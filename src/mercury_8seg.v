==> flow/design.v <==
module mercury_8seg 
(
     input   wire          app_clk,
     input   wire          app_arst_n,
     input   wire          enable, 
     input   wire [06:00]  A_TO_G0_in,
     input   wire [06:00]  A_TO_G1_in,
     input   wire [06:00]  A_TO_G2_in,
     input   wire [06:00]  A_TO_G3_in,
     input   wire [03:00]  DOTS_in,
     output  wire [06:00]  A_TO_G_out,
     output  wire          DOTS_out,
     output  wire [03:00]  AN_out     
);
reg [17:00] cnt_r;
reg [01:00] sel_r;
always @(posedge app_clk or negedge app_arst_n) begin
   if (~app_arst_n) begin
      cnt_r   <= 'b0;
      sel_r   <= 'b0;
   end else begin
      cnt_r   <= cnt_r + 1;
      sel_r   <= sel_r + &cnt_r;
   end
end
reg   enable_r;
always @(posedge app_clk or negedge app_arst_n) begin
  if (~app_arst_n) begin
      enable_r      <= 1'b0;
  end else begin
      enable_r      <= enable;
  end
end
reg  [06:00] A_TO_G_r;
reg          dots_out_r;
reg  [03:00] an_r;
always @(posedge app_clk or negedge app_arst_n) begin
   if (~app_arst_n) begin
      A_TO_G_r    <= 'b0;
      dots_out_r  <= 1'b0;
      an_r        <= 4'b1111;
   end else begin
    if (enable_r) begin
      case(sel_r)
         2'b00: begin
                 A_TO_G_r   <= A_TO_G0_in;
                 an_r       <= 4'b0111;
                 dots_out_r <= DOTS_in[0];
                end
         2'b01: begin
                 A_TO_G_r   <= A_TO_G1_in;
                 an_r       <= 4'b1011;
                 dots_out_r <= DOTS_in[1];
                end
         2'b10: begin
                 A_TO_G_r   <= A_TO_G2_in;
                 an_r       <= 4'b1101;
                 dots_out_r <= DOTS_in[2];
                end
       default: begin
                 A_TO_G_r   <= A_TO_G3_in;
                 an_r       <= 4'b1110;
                 dots_out_r <= DOTS_in[3];
                end
      endcase   
    end else begin
        A_TO_G_r   <= 'b0;
        an_r       <= 4'b1111;  
        dots_out_r <= 1'b1;
    end  
   end
end
assign A_TO_G_out  = A_TO_G_r;
assign DOTS_out    = dots_out_r;
assign AN_out      = an_r;
endmodule
==> From RTL to reports: mercury_8seg <==
What the tools print for mercury_8seg, step after step.
Line numbers count from 1 in the design file above.
Operators: Yosys type, input widths -> output width; for muxes data width and select width s.
Library cell names are shortened.
{ "setup": {"top_module": "mercury_8seg", "clk_port": "app_clk", "cell_library": "sky130hd", "corner": "tt_025C_1v80"} }

==> Word level <==
Source: Yosys, flattened and elaborated, memories not mapped. Widths are those after wreduce; folded enables and synchronous resets count as part of the registers. Registers that Yosys merges into a memory's read port (data or address) are not register bits. Print and check cells do not count. Equal cells are merged and count once.
{ "word_totals": {"regBits": 33, "elab_cells": 18} }
{ "classes": {"n_addsub": 2, "n_eq": 2, "mux": 6, "reduce_logical": 2} }
{ "ops": {"columns": ["op", "n"], "rows": [
  ["$pmux 7 s3", 1],
  ["$add 18x1->18 const B", 1],
  ["$reduce_and 18->1", 1],
  ["$pmux 4 s3", 1],
  ["$mux 7", 1],
  ["$mux 4", 1],
  ["$pmux 1 s3", 1],
  ["$add 2x1->2", 1],
  ["$eq 2x1->1 const B", 1],
  ["$eq 2x2->1 const B", 1],
  ["$logic_not 2->1", 1],
  ["$mux 1", 1]
]} }

==> Longest topological paths <==
Longest topological path by Yosys (ltp), each cell counted once; first at word level (registers and memories cut), then after technology mapping (sequential cells cut; the memories' decode and read muxes count).
{ "logic_depth": {"depth_word": 3, "abc_area": 0, "ltp_mapped": 6} }

==> Netlist <==
Source: synth_stat.txt of the flow (Yosys; design flattened, memories mapped). It holds for the ABC_AREA given above (unset counts as 0); a run with the other value may have another netlist.
The area totals of this step are shown rounded.
{ "by_type": {"columns": ["cell_type", "n"], "rows": [
  ["dfrtp_1", 29],
  ["mux4_2", 8],
  ["dfstp_2", 4],
  ["xor2_1", 10],
  ["xnor2_1", 7],
  ["and2_1", 7],
  ["nand3_2", 3],
  ["ha_1", 2],
  ["nand2_1", 6],
  ["nand4_4", 1],
  ["nor4_4", 1],
  ["nor2_1", 5],
  ["nand3_1", 3],
  ["nand3b_1", 2],
  ["and3_1", 2],
  ["nand4_1", 2],
  ["nor4_2", 1],
  ["nor3_2", 1]
]} }
Other cell types: 8; their cells: 9.
{ "synth_totals": {"stdcells": 103, "yosys_area_um2": 1470, "seqArea_um2": 831, "flip_flops": 33, "buffers": 3} }

==> Timing after synthesis <==
Path of least setup slack by OpenSTA after synthesis, without wires, with an ideal clock, recovery checks aside; 20% of the period is set as input and as output delay. Where synthesis merged equal registers, the netlist keeps one of their names.
{ "synth_timing": {"path_type": "reg-to-reg", "start": "register cnt_r[0]", "end": "register sel_r[1]", "period_ps": 1810, "setup_ps": 80, "arrival_time_ps": 1435, "path_slack_ps": 295, "delay_ps": 1515, "path_stages": 7, "n_path_buf": 0, "period_less_setup_slack_ps": 1515} }
"delay_ps" is the arrival time less input delay plus setup time.
"path_stages" counts driving pins, that of a launching flip-flop among them; a cell with two outputs on the path counts twice.
"period_less_setup_slack_ps" = period - worst setup slack (recovery checks aside). The figure is calculated, with input and output delays left at 20% of the set period.
The rows between start and end are the longest chain of elaborated cells between them; the timing report does not say that the signal goes this way. Where chains are equally long, one stands for them.
A line is the first line of the expression or statement that the cell stems from. Yosys adds cells for indexed reads and writes and turns some case tables into memories.
{ "synth_via": {"cell_sequence": "dfrtp_1 ha_1 nand3_2 nor4_2 and3_1 ha_1 xor2_1", "elab_chain_cells": 2} }
{ "synth_rtl": {"columns": ["item", "line", "text"], "rows": [
  ["from (decl)", 15, "reg [17:00] cnt_r;"],
  ["from (assign)", 19, "cnt_r   <= 'b0;"],
  ["from (assign)", 22, "cnt_r   <= cnt_r + 1;"],
  ["$reduce_and 18->1", 23, "sel_r   <= sel_r + &cnt_r;"],
  ["$add 2x1->2", 23, null],
  ["to (assign)", 20, "sel_r   <= 'b0;"],
  ["to (assign)", 23, null],
  ["to (decl)", 16, "reg [01:00] sel_r;"]
]} }

==> Timing after layout <==
Path of least setup slack in the final report of stored run 1 (OpenROAD, finished layout, wires in). Where an end is a register, its clock arrival counts in the times.
The path's times are printed in steps of 10 ps; the period is the one set.
{ "layout_timing": {"path_type": "reg-to-output", "start": "register an_r[3]", "end": "output AN_out[3]", "period_ps": 1790, "arrival_time_ps": 1330, "path_slack_ps": 110, "path_stages": 2, "n_path_buf": 1} }
A register here has more assigning lines than the two given.
{ "layout_via": {"cell_sequence": "dfstp_2 clkdlybuf4s50_1", "elab_chain_cells": 0} }
{ "layout_rtl": {"columns": ["item", "line", "text"], "rows": [
  ["from (decl)", 36, "reg  [03:00] an_r;"],
  ["from (assign)", 41, "an_r        <= 4'b1111;"],
  ["from (assign)", 47, "an_r       <= 4'b0111;"],
  ["to (decl)", 13, "output  wire [03:00]  AN_out"]
]} }

==> runs of mercury_8seg <==
Measured results for mercury_8seg: 2 stored runs of the Yosys and OpenROAD flow on sky130hd. The settings differ; the order carries no meaning. The constraints put input and output delay at 20% of the set period each and load the outputs with 0.01 pF.
"clock_period_reached_ps" = clock period - worst setup slack. The figure is calculated, with input and output delays left at 20% of the set period.
By "worstPathTime_ps" is meant the share of the clock period that the worst setup path is allowed (20% is reserved at inputs, 20% at outputs), minus its slack. Clock arrival times at its registers enter into it.
By "power_total_w" is meant OpenSTA's value without simulated activity: inputs other than the clock are taken to toggle once in ten clock periods, and the tool carries that through the logic.
"worstPathTime_ps" is given in steps of 10 ps.
Values from the reports are rounded here.
[
  {
    "run": "stored run 1",
    "settings": { "period_ns": 1.79, "CORE_UTILIZATION": 39, "SETUP_SLACK_MARGIN": -0.11, "PLACE_DENSITY_LB_ADDON": 0.27, "CORE_ASPECT_RATIO": 0.61, "TNS_END_PERCENT": 85, "CTS_CLUSTER_DIAMETER": 303, "CAP_MARGIN": 20, "CORE_MARGIN": 2, "SLEW_MARGIN": 20 },
    "results": { "worstPathTime_ps": 1330, "critical_path_kind": "reg-to-output", "power_total_w": 0.00147, "total_die_area_um2": 4300, "final_setup_ws_ps": 105, "layout_utilization_frac": 0.575, "yosys.chip_area_um2": 1470, "final_stdcell_area_um2": 2080, "setup_tns_ps": 0, "clock_period_reached_ps": 1685 }
  },
  {
    "run": "stored run 2",
    "settings": { "period_ns": 1.54, "CAP_MARGIN": 20, "CORE_MARGIN": 2, "CORE_UTILIZATION": 40, "SLEW_MARGIN": 20 },
    "results": { "yosys.chip_area_um2": 1470, "final_setup_ws_ps": 92, "layout_utilization_frac": 0.61, "setup_tns_ps": 0, "worstPathTime_ps": 1140, "critical_path_kind": "reg-to-output", "final_stdcell_area_um2": 2200, "clock_period_reached_ps": 1448, "total_die_area_um2": 4180, "power_total_w": 0.00175 }
  }
]
