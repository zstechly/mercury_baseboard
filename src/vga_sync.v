==> flow/design.v <==
module vga_sync
(
   input   wire          app_clk,
   input   wire          app_arst_n,
   input   wire          red_in,
   output  wire          vsync,
   output  wire          hsync,
   output  wire [02:00]  red,
   output  wire [02:00]  green,
   output  wire [01:00]  blue
);
reg  [02:00]  red_r, green_r;
reg  [01:00]  blue_r;
reg  [09:00]  row_cnt_r;
reg  [09:00]  col_cnt_r;
always @(posedge app_clk or negedge app_arst_n) begin
  if (~app_arst_n) begin
     red_r     <= 'b0; 
     green_r   <= 'b0;
     blue_r    <= 'b0;
     row_cnt_r <= 'b0;
     col_cnt_r <= 'b0;
  end else begin
     if (col_cnt_r == 10'd799) begin
         col_cnt_r   <= 'b0;
         if (row_cnt_r == 10'd520) begin
            row_cnt_r    <= 'b0;
         end else begin
            row_cnt_r    <= row_cnt_r + 1;
         end
     end else begin
         col_cnt_r   <= col_cnt_r + 1;
     end
     red_r     <= {red_in,red_in,red_in};
     green_r   <= {row_cnt_r[0],row_cnt_r[0],row_cnt_r[0]};
     blue_r    <= {col_cnt_r[0],col_cnt_r[0]};
  end
end
assign vsync   = ~(row_cnt_r < 10'd2);
assign hsync   = ~(col_cnt_r < 10'd96);
assign red     = red_r;
assign green   = green_r;
assign blue    = blue_r;
endmodule
# == From RTL to reports: vga_sync ==
# The steps from the RTL of vga_sync to its reports follow in flow order.
# Lines are those of the file above, counted from 1.
# Cell names lack the library's common part.
# The mark n/a stands for no value.
# setup
design,vga_sync
clk_port,app_clk
cell_library,sky130hd
lib_corner,tt_025C_1v80

# == Elaborated design ==
# Yosys after proc, flatten, opt, wreduce and memory -nomap, before mapping. Enables and synchronous resets that opt folds into registers are not counted as muxes. Memory bits, and registers merged into a memory's read port (data or address), are not among the register bits. Print and check cells are not counted. Equal cells are merged and count once.
# classes
addsub,2
bitwise,2
n_mux,2
n_cmp,2
eq_ne,2
# ops
operator,count
10-bit by 1-bit adder with 10-bit output (second input constant),2
10-bit == test (second input constant),2
10-bit 2-to-1 mux,2
10-bit by 2-bit less-than comparator with 1-bit output (second input constant),1
10-bit by 7-bit less-than comparator with 1-bit output (second input constant),1
1-bit inverter,2
# word_totals
inputBits,3
regBits,23

# == Longest topological paths ==
# Depth = most cells in a row (Yosys ltp): at word level without a register or memory, in the mapped netlist without a sequential cell, where the memories' decode and read muxes count.
# depth
depth_word,2
abc_area,0
depth_mapped,6
ltp_nobuf,6

# == Netlist ==
# Source: synth_stat.txt of the flow (Yosys; design flattened, memories mapped). It holds for the ABC_AREA given above (unset counts as 0); a run with the other value may have another netlist.
# The area totals of this step are shown rounded.
# by_type
cell_type,count,area_total_um2
dfrtp_1,23,575.552
xnor2_1,8,70.067
nand3_1,11,55.053
xor2_1,5,43.792
buf_4,5,37.536
ha_1,3,37.536
nand4_1,5,31.28
nor2_1,8,30.029
and4_1,3,26.275
o21ai_0,5,25.024
nor3_1,4,20.019
nand2_1,4,15.014
and2_1,2,12.512
and3_1,2,12.512
nor4_1,2,12.512
a2111o_1,1,11.261
inv_1,3,11.261
nand4bb_1,1,11.261
# Not listed: further types 7, cells in them 7.
# synth_totals
stdcells,102
yosys_area_um2,1081
flip_flops,23

# == Timing after synthesis ==
# Path of least setup slack by OpenSTA after synthesis, without wires, with an ideal clock, recovery checks aside; 20% of the period is set as input and as output delay. Where synthesis merged equal registers, the netlist keeps one of their names.
# synth_path
path_kind,reg2reg
start,register col_cnt_r[0]
end,register row_cnt_r[9]
tclk_ps,3850
path_delay_ps,1902
setup_slack_ps,1948
path_stages,7
setup_time_ps,77
arrival_time_ps,1825
n_path_buf,1
period_less_setup_slack_ps,1902
# "path_delay_ps" is the arrival time less input delay plus setup time.
# "path_stages": output pins that drive a net of the path, with the launching flip-flop's if there is one; two outputs of one cell count as two.
# "period_less_setup_slack_ps" = period - worst setup slack (recovery checks aside). The figure is calculated, with input and output delays left at 20% of the set period.
# Between the ends stands the longest chain of elaborated cells between them, by number of cells; it is not shown to be the way that was timed. Of several equally long chains one is given.
# A line is the first line of the expression or statement that the cell stems from. Yosys adds cells for indexed reads and writes and turns some case tables into memories.
# A register here has more assigning lines than the two given.
# synth_via
cell_sequence,dfrtp_1 > ha_1 > nand4_1 > or3_1 > clkbuf_2 > or4_1 > a21oi_1
elab_chain_len,1
cone_cells,1
# synth_rtl
item,line,source
"start, declared",15,reg  [09:00]  col_cnt_r;
"start, assigned",22,col_cnt_r <= 'b0;
"start, assigned",32,col_cnt_r   <= col_cnt_r + 1;
10-bit == test,24,if (col_cnt_r == 10'd799) begin
"end, assigned",21,row_cnt_r <= 'b0;
"end, assigned",29,row_cnt_r    <= row_cnt_r + 1;
"end, declared",14,reg  [09:00]  row_cnt_r;

# == Path in the finished layout ==
# From the final timing report of run 2: the path of least setup slack in the routed layout; clock arrival at registers is part of the times.
# The report prints the path's times to 10 ps; the period is as set.
# layout_path
path_kind,reg2out
start,register row_cnt_r[7]
end,output port vsync
setup_slack_ps,260
arrival_time_ps,1740
tclk_ps,2500
out_delay_ps,500
path_stages,4
n_path_buf,1
# Between the ends stands the longest chain of elaborated cells between them, by number of cells; it is not shown to be the way that was timed. Of several equally long chains one is given.
# A register here has more assigning lines than the two given.
# layout_via
cell_sequence,dfrtp_1 > nor4_1 > nand3_1 > clkdlybuf4s50_1
elab_chain_len,2
cone_cells,2
# layout_rtl
item,line,source
"start, declared",14,reg  [09:00]  row_cnt_r;
"start, assigned",21,row_cnt_r <= 'b0;
"start, assigned",29,row_cnt_r    <= row_cnt_r + 1;
10-bit by 2-bit less-than comparator with 1-bit output,39,assign vsync   = ~(row_cnt_r < 10'd2);
1-bit inverter,39,
"end, declared",6,"output  wire          vsync,"

--- measured runs ---
vga_sync through Yosys and OpenROAD on sky130hd: 2 stored runs, unordered, with their settings and measured results. The constraints put input and output delay at 20% of the set period each and load the outputs with 0.01 pF.
"achieved_clock_period_ps" is the run's clock period less its worst setup slack. It is reckoned from that one timing run; input and output delays stay at 20% of the period that was set.
"worst_path_time_ps": the worst setup path's part of the clock period (all of it between registers, 20% less for each end at a port) less its slack. A launch clock that arrives late makes it longer, a capture clock that arrives late makes it shorter.
"power_uw" is the tool's figure for a default switching activity; nothing was simulated.
"worst_path_time_ps" is given in steps of 10 ps.
Values from the reports are rounded here.

Run 1, flow files:
==> flow/run.sh <==
#!/bin/bash
# the make line also repeats the synthesis and layout settings of config.mk as NAME=value (left out here)
make -C /OpenROAD-flow-scripts/flow DESIGN_CONFIG=/design/flow/config.mk WORK_HOME=/design/flow/orfs CLKGATE_MAP_FILE= finish
==> flow/config.mk <==
export PLATFORM = sky130hd
export DESIGN_NAME = vga_sync
export DESIGN_NICKNAME = vga_sync
export VERILOG_FILES = /design/flow/design.v
export SDC_FILE = /design/flow/constraint.sdc
export NUM_CORES = 4
export LEC_CHECK = 0
export ABC_AREA = 0
export CAP_MARGIN = 15
export CELL_PAD_IN_SITES_GLOBAL_PLACEMENT = 3
export CORE_MARGIN = 2
export CORE_UTILIZATION = 56
export CTS_CLUSTER_DIAMETER = 283
export CTS_CLUSTER_SIZE = 48
export GPL_ROUTABILITY_DRIVEN = 0
export MIN_ROUTING_LAYER = met1
export PLACE_DENSITY_LB_ADDON = 0.24
export SLEW_MARGIN = 15
==> flow/constraint.sdc <==
create_clock -name core_clock -period 2.19 [get_ports {app_clk}]
set_input_delay 0.4380 -clock core_clock [delete_from_list [all_inputs] [get_ports {app_clk}]]
set_output_delay 0.4380 -clock core_clock [all_outputs]
set_load 0.01 [all_outputs]

Run 1: not finished: placement ended with error FLW-0024

Run 2, flow files:
==> flow/run.sh <==
#!/bin/bash
# the make line also repeats the synthesis and layout settings of config.mk as NAME=value (left out here)
make -C /OpenROAD-flow-scripts/flow DESIGN_CONFIG=/design/flow/config.mk WORK_HOME=/design/flow/orfs CLKGATE_MAP_FILE= finish
==> flow/config.mk <==
export PLATFORM = sky130hd
export DESIGN_NAME = vga_sync
export DESIGN_NICKNAME = vga_sync
export VERILOG_FILES = /design/flow/design.v
export SDC_FILE = /design/flow/constraint.sdc
export NUM_CORES = 4
export LEC_CHECK = 0
export CAP_MARGIN = 20
export CORE_MARGIN = 2
export CORE_UTILIZATION = 40
export SLEW_MARGIN = 20
==> flow/constraint.sdc <==
create_clock -name core_clock -period 2.5 [get_ports {app_clk}]
set_input_delay 0.5000 -clock core_clock [delete_from_list [all_inputs] [get_ports {app_clk}]]
set_output_delay 0.5000 -clock core_clock [all_outputs]
set_load 0.01 [all_outputs]

==> results of run 2, as CSV <==
result,value
cell_area_final_um2,1234
ys_area_um2,1081
total_negative_slack_ps,0
layout_utilization_frac,0.489
final_die_area_um2,3134
worst_path_time_ps,1740
path_kind,"reg2out"
worstSetupSlack_ps,263
achieved_clock_period_ps,2237
power_uw,565.1
--- end ---
