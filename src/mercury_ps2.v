==> flow/design.v <==
module ps2_controller(
   input   wire         app_clk,
   input   wire         app_arst_n,
   input   wire         ps2_clk,
   input   wire         ps2_data,
   output  wire         data_ena,
   output  wire [07:00] data_out
);
reg          ps2_clk_dly_r, ps2_clk_dly2_r, ps2_clk_falling_edge_r;
reg [10:00]  data_in_r;
reg [03:00]  data_cnt_r;
reg [07:00]  data_out_r;
reg          data_ena_r;
always @(posedge app_clk or negedge app_arst_n) begin
   if (~app_arst_n) begin
      ps2_clk_dly_r           <= 1'b1;
      ps2_clk_dly2_r          <= 1'b1;
      ps2_clk_falling_edge_r  <= 1'b0;
   end else begin
      ps2_clk_dly_r           <= ps2_clk;
      ps2_clk_dly2_r          <= ps2_clk_dly_r;
      ps2_clk_falling_edge_r   <= ~ps2_clk_dly_r & ps2_clk_dly2_r;
   end 
end
always @(posedge app_clk or negedge app_arst_n) begin
  if (~app_arst_n) begin
      data_in_r    <= 'b0;
      data_cnt_r   <= 'b0;
      data_out_r   <= 'b0;
      data_ena_r   <= 'b0;
   end else begin
      if (ps2_clk_falling_edge_r) begin
          data_in_r[10:00] <= {ps2_data,data_in_r[10:1]};
          data_cnt_r       <= data_cnt_r + 1;
      end else begin
          if (data_cnt_r   == 4'd11) begin
             data_cnt_r    <= 'b0;
             data_out_r    <= data_in_r[8:1];
             data_ena_r    <= 1'b0;
          end else begin
             data_cnt_r    <= data_cnt_r;
             data_out_r    <= data_out_r;
             data_ena_r    <= 1'b0;
          end
      end          
  end
end
assign data_ena = data_ena_r; 
assign data_out = data_out_r;
endmodule
======== Tool chain data of ps2_controller ========
What the tools print for ps2_controller, step after step.
Lines are those of the file above, counted from 1.
Operators: Yosys type, input widths -> output width; for muxes data width and select width s.
Library cell names are shortened.
A cell with -- has no value.
set-up
  top ..................................... ps2_controller
  clock input ............................. app_clk
  standard-cell library ................... sky130hd
  timing corner ........................... tt_025C_1v80

======== After elaboration ========
Counts by Yosys on the flattened word-level netlist (proc, flatten, opt, wreduce; memories kept). Register bits leave out memories and registers merged into their read ports (data or address). Print and check cells are left out. Cells with the same type and inputs are merged into one.
operators by class
  $add $sub $neg .......................... 1
  eq/ne operators ......................... 1
  mux-type cells .......................... 2
  bitwise gates (word level) .............. 3
  reductions and logical operators ........ 2
operator list
  operator             number
  $mux 4               2
  $add 4x1->4 const B  1
  $eq 4x4->1 const B   1
  $not 1->1            2
  $reduce_and 2->1     1
  $reduce_bool 2->1    1
  $and 1x1->1          1
bit counts
  flip-flop bits (word level) ............. 26
  input bits .............................. 4
  output and inout bits ................... 9
  word-level cells ........................ 15

======== Depth ========
Depth = most cells in a row (Yosys ltp): at word level without a register or memory, in the mapped netlist without a sequential cell, where the memories' decode and read muxes count.
depth
  depth after elaboration ................. 3
  ABC_AREA ................................ 0
  mapped depth ............................ 5
  gate-level depth less buffers ........... 4

======== After synthesis ========
Source: synth_stat.txt of the flow (Yosys; design flattened, memories mapped). It holds for the ABC_AREA given above (unset counts as 0); a run with the other value may have another netlist.
cell types
  cell type  number  area in all (µm²)
  dfrtp_1    23      575.552
  mux2_2     15      168.912
  dfstp_2    2       52.55
  mux2_1     3       33.782
  buf_4      3       22.522
  mux2i_1    2       20.019
  nand3b_4   1       20.019
  nor2_8     1       20.019
  nand2_1    5       18.768
  ha_1       1       12.512
  xnor2_1    1       8.758
  nand2b_1   1       6.256
  nor2b_1    1       6.256
  a21oi_1    1       5.005
  nand3_1    1       5.005
  o21ai_0    1       5.005
  conb_1     1       3.754
  nor2_1     1       3.754
mapped netlist
  mapped cells ............................ 64
  cell area after synthesis ............... 988.4 µm²
  area of sequential cells ................ 628.1 µm²
  mapped flip-flops ....................... 25
  buffers ................................. 3

======== Timing after synthesis ========
OpenSTA on the mapped netlist: ideal clock, no wires. The path of least setup slack (recovery checks aside). Input and output delay are each 20% of the period. Register names are those of the netlist, which keeps one name where synthesis merged equal registers.
timing path post-synthesis
  path kind ............................... register to register
  start ................................... reg data_cnt_r[0]
  end ..................................... reg data_out_r[0]
  period .................................. 1750 ps
  data arrival time ....................... 1190 ps
  required time ........................... 1625 ps
  slack ................................... 435 ps
  delay of the path ....................... 1315 ps
  stages .................................. 5
  buffers on the path ..................... 0
  synthesis period reached ................ 1315 ps
"delay of the path" is the arrival time less input delay plus setup time.
"stages" counts driving pins, that of a launching flip-flop among them; a cell with two outputs on the path counts twice.
"synthesis period reached" is the clock period less the worst setup slack; recovery checks do not enter. This is arithmetic on one report: input and output delays are still those of the set period (20% each).
Between the ends stands the longest chain of elaborated cells between them, by number of cells; it is not shown to be the way that was timed. Of several equally long chains one is given.
Each line given opens the expression or statement behind the cell; cells for indexed reads and writes are added by Yosys, which also makes memories of some case tables.
A register here has more assigning lines than the two given.
on the way, post-synthesis
  cells stage by stage .................... dfrtp_1 ha_1 nand3b_4 nor2_8 mux2_2
  length of the longest elaborated chain .. 2
  elaborated cells on any way between the ends .. 2
  source lines of those cells ............. 1
ends and longest elaborated chain, post-synthesis
  element           line  RTL
  from (decl)       11    reg [03:00]  data_cnt_r;
  from (assign)     34    data_cnt_r       <= data_cnt_r + 1;
  from (assign)     41    data_cnt_r    <= data_cnt_r;
  $eq 4x4->1        36    if (data_cnt_r   == 4'd11) begin
  $reduce_and 2->1  --
  to (assign)       38    data_out_r    <= data_in_r[8:1];
  to (assign)       42    data_out_r    <= data_out_r;
  to (decl)         12    reg [07:00]  data_out_r;

======== Path in the finished layout ========
From the final timing report of stored run 1: the path of least setup slack in the routed layout; clock arrival at registers is part of the times.
The report prints the path's times to 10 ps; the period is as set.
timing path after layout
  path kind ............................... register to register
  start ................................... reg data_cnt_r[0]
  end ..................................... reg data_out_r[5]
  period .................................. 1370 ps
  data arrival time ....................... 1520 ps
  required time ........................... 1520 ps
  slack ................................... 10 ps
  stages .................................. 5
  buffers on the path ..................... 0
Between the ends stands the longest chain of elaborated cells between them, by number of cells; it is not shown to be the way that was timed. Of several equally long chains one is given.
A register here has more assigning lines than the two given.
on the way, after layout
  cells stage by stage .................... dfrtp_1 ha_4 nand3b_4 nor2_8 mux2_2
  length of the longest elaborated chain .. 2
  elaborated cells on any way between the ends .. 2
  source lines of those cells ............. 1
ends and longest elaborated chain, after layout
  element           line  RTL
  from (decl)       11    reg [03:00]  data_cnt_r;
  from (assign)     34    data_cnt_r       <= data_cnt_r + 1;
  from (assign)     41    data_cnt_r    <= data_cnt_r;
  $eq 4x4->1        36    if (data_cnt_r   == 4'd11) begin
  $reduce_and 2->1  --
  to (assign)       38    data_out_r    <= data_in_r[8:1];
  to (assign)       42    data_out_r    <= data_out_r;
  to (decl)         12    reg [07:00]  data_out_r;

==> runs of ps2_controller <==
Flow measurements of ps2_controller on sky130hd: 2 stored runs with different settings, listed in no order. Input and output delays are each 20% of the period that was set; the output load is 0.01 pF.
"achieved clock period" = clock period - worst setup slack. The figure is calculated, with input and output delays left at 20% of the set period.
"allowed time less slack (worst setup path)": the worst setup path's part of the clock period (all of it between registers, 20% less for each end at a port) less its slack. A launch clock that arrives late makes it longer, a capture clock that arrives late makes it shorter.
"total power after layout" rests on the timing tool's default activity at the inputs, not on a simulated workload.
"allowed time less slack (worst setup path)" is known to 10 ps.

---- stored run 1 ----
settings
  period_ns = 1.37
  CORE_UTILIZATION = 32
  CORE_ASPECT_RATIO = 0.76
  CELL_PAD_IN_SITES_GLOBAL_PLACEMENT = 2
  CELL_PAD_IN_SITES_DETAIL_PLACEMENT = 2
  ABC_AREA = 0
  GPL_TIMING_DRIVEN = 1
  MIN_ROUTING_LAYER = met1
  MAX_ROUTING_LAYER = met5
  CAP_MARGIN = 20
  CORE_MARGIN = 2
  SLEW_MARGIN = 20
results
  overall die area ........................ 3553.5 µm²
  worst setup slack after layout .......... 7 ps
  achieved clock period ................... 1363 ps
  chip area after synthesis (Yosys) ....... 988.4 µm²
  total power after layout ................ 2.117 mW
  utilization after routing ............... 43.5 %
  standard-cell area after layout ......... 1267.5 µm²
  allowed time less slack (worst setup path) .. 1360 ps
  worst setup path type ................... register to register
  post-route setup TNS .................... 0 ps

---- stored run 2 ----
settings
  period_ns = 0.971
  CORE_UTILIZATION = 57
  SETUP_SLACK_MARGIN = 0.23
  PLACE_DENSITY = 0.48
  CELL_PAD_IN_SITES_GLOBAL_PLACEMENT = 3
  CELL_PAD_IN_SITES_DETAIL_PLACEMENT = 2
  CTS_CLUSTER_SIZE = 86
  CAP_MARGIN = 20
  MIN_ROUTING_LAYER = met1
  CORE_MARGIN = 2
  SLEW_MARGIN = 20
results
  not finished: placement ended with error GPL-0301
